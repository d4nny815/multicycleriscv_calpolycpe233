==> flow/design.v <==
`timescale 1ns / 1ps
`default_nettype none
module clk_2n_div_test  #(parameter n=13) (
   input wire clockin, 
   input wire fclk_only,   
   output reg clockout);  
    reg [n:0] count; 
    initial count = 0;
    always@(posedge clockin) 
    begin 
        count <= count + 1; 
    end 
    always @ (*)
    begin
       if (fclk_only == 1)
          clockout = clockin; 
       else
          clockout = count[n]; 
    end
endmodule
`default_nettype wire
* Reports on clk_2n_div_test
The steps from the RTL of clk_2n_div_test to its reports follow in flow order.
Line numbers count from 1 in the design file above.
The mark -- stands for no value.
- Top :: clk_2n_div_test
- Clock input :: clockin
- Library :: sky130hd
- Corner :: tt_025C_1v80

* After elaboration
Source: Yosys, flattened and elaborated, memories not mapped. Widths are those after wreduce; folded enables and synchronous resets count as part of the registers. Registers that Yosys merges into a memory's read port (data or address) are not register bits. Print and check cells do not count. Equal cells are merged and count once.
- Input port bits :: 2
- Flip-flop bits (word level) :: 14
- Cells after elaboration :: 3
- Multiplexer cells :: 1
- Add/sub/neg operators :: 1
** Operators with widths (count)
- 14-bit by 1-bit adder with 14-bit output with constant B :: 1
- 1-bit 2-to-1 mux :: 1

* Depth
Depth = most cells in a row (Yosys ltp): at word level without a register or memory, in the mapped netlist without a sequential cell, where the memories' decode and read muxes count.
- Depth in word-level cells :: 1
- ABC_AREA :: 0
- Mapped depth :: 4
- Depth with buffers taken out :: 4

* After synthesis
Source: synth_stat.txt of the flow (Yosys; design flattened, memories mapped). It holds for the ABC_AREA given above (unset counts as 0); a run with the other value may have another netlist.
Totals and module areas in this step are rounded.
- Cell area after synthesis :: 0.000538 mm2
- Sequential area :: 0.0002803 mm2
- Cells in the netlist :: 51
- Mapped flip-flops :: 14
- Buffer cells :: 0
** Cells by type
- sky130_fd_sc_hd__dfxtp_1 :: count 14, area in all 280.269 um2
- sky130_fd_sc_hd__xor2_1 :: count 9, area in all 78.826 um2
- sky130_fd_sc_hd__xnor2_1 :: count 3, area in all 26.275 um2
- sky130_fd_sc_hd__nand4_1 :: count 4, area in all 25.024 um2
- sky130_fd_sc_hd__nor4_2 :: count 2, area in all 25.024 um2
- sky130_fd_sc_hd__nor3_1 :: count 4, area in all 20.019 um2
- sky130_fd_sc_hd__nand2_1 :: count 4, area in all 15.014 um2
- sky130_fd_sc_hd__nand3_1 :: count 3, area in all 15.014 um2
- sky130_fd_sc_hd__ha_1 :: count 1, area in all 12.512 um2
- sky130_fd_sc_hd__mux2_2 :: count 1, area in all 11.261 um2
- sky130_fd_sc_hd__nor2_1 :: count 3, area in all 11.261 um2
- sky130_fd_sc_hd__nand3_2 :: count 1, area in all 10.01 um2
- sky130_fd_sc_hd__inv_1 :: count 2, area in all 7.507 um2

# Flow runs of clk_2n_div_test

Stored flow runs of clk_2n_div_test (2 of them; Yosys, OpenROAD, sky130hd). They differ in their settings and are not a sequence. Constraints: input delay and output delay 20% of the set period each, output load 0.01 pF.

* Run 1
** Files
==> flow/run.sh <==
#!/bin/bash
# the make line also repeats the synthesis and layout settings of config.mk as NAME=value (left out here)
make -C /OpenROAD-flow-scripts/flow DESIGN_CONFIG=/design/flow/config.mk WORK_HOME=/design/flow/orfs CLKGATE_MAP_FILE= finish
==> flow/config.mk <==
export PLATFORM = sky130hd
export DESIGN_NAME = clk_2n_div_test
export DESIGN_NICKNAME = clk_2n_div_test
export VERILOG_FILES = /design/flow/design.v
export SDC_FILE = /design/flow/constraint.sdc
export NUM_CORES = 4
export LEC_CHECK = 0
export CAP_MARGIN = 20
export CORE_MARGIN = 2
export CORE_UTILIZATION = 58
export SLEW_MARGIN = 20
==> flow/constraint.sdc <==
create_clock -name core_clock -period 1.27 [get_ports {clockin}]
set_input_delay 0.2540 -clock core_clock [delete_from_list [all_inputs] [get_ports {clockin}]]
set_output_delay 0.2540 -clock core_clock [all_outputs]
set_load 0.01 [all_outputs]
** Results
No final report: floorplanning broke off with PDN-0185.

* Run 2
** Files
==> flow/run.sh <==
#!/bin/bash
# the make line also repeats the synthesis and layout settings of config.mk as NAME=value (left out here)
make -C /OpenROAD-flow-scripts/flow DESIGN_CONFIG=/design/flow/config.mk WORK_HOME=/design/flow/orfs CLKGATE_MAP_FILE= finish
==> flow/config.mk <==
export PLATFORM = sky130hd
export DESIGN_NAME = clk_2n_div_test
export DESIGN_NICKNAME = clk_2n_div_test
export VERILOG_FILES = /design/flow/design.v
export SDC_FILE = /design/flow/constraint.sdc
export NUM_CORES = 4
export LEC_CHECK = 0
export ABC_AREA = 1
export CAP_MARGIN = 20
export CELL_PAD_IN_SITES_DETAIL_PLACEMENT = 1
export CORE_MARGIN = 2
export CORE_UTILIZATION = 69
export MAX_ROUTING_LAYER = met4
export PLACE_DENSITY_LB_ADDON = 0.21
export SLEW_MARGIN = 20
==> flow/constraint.sdc <==
create_clock -name core_clock -period 2.26 [get_ports {clockin}]
set_input_delay 0.4520 -clock core_clock [delete_from_list [all_inputs] [get_ports {clockin}]]
set_output_delay 0.4520 -clock core_clock [all_outputs]
set_load 0.01 [all_outputs]
** Results
No final report: floorplanning broke off with PDN-0185.
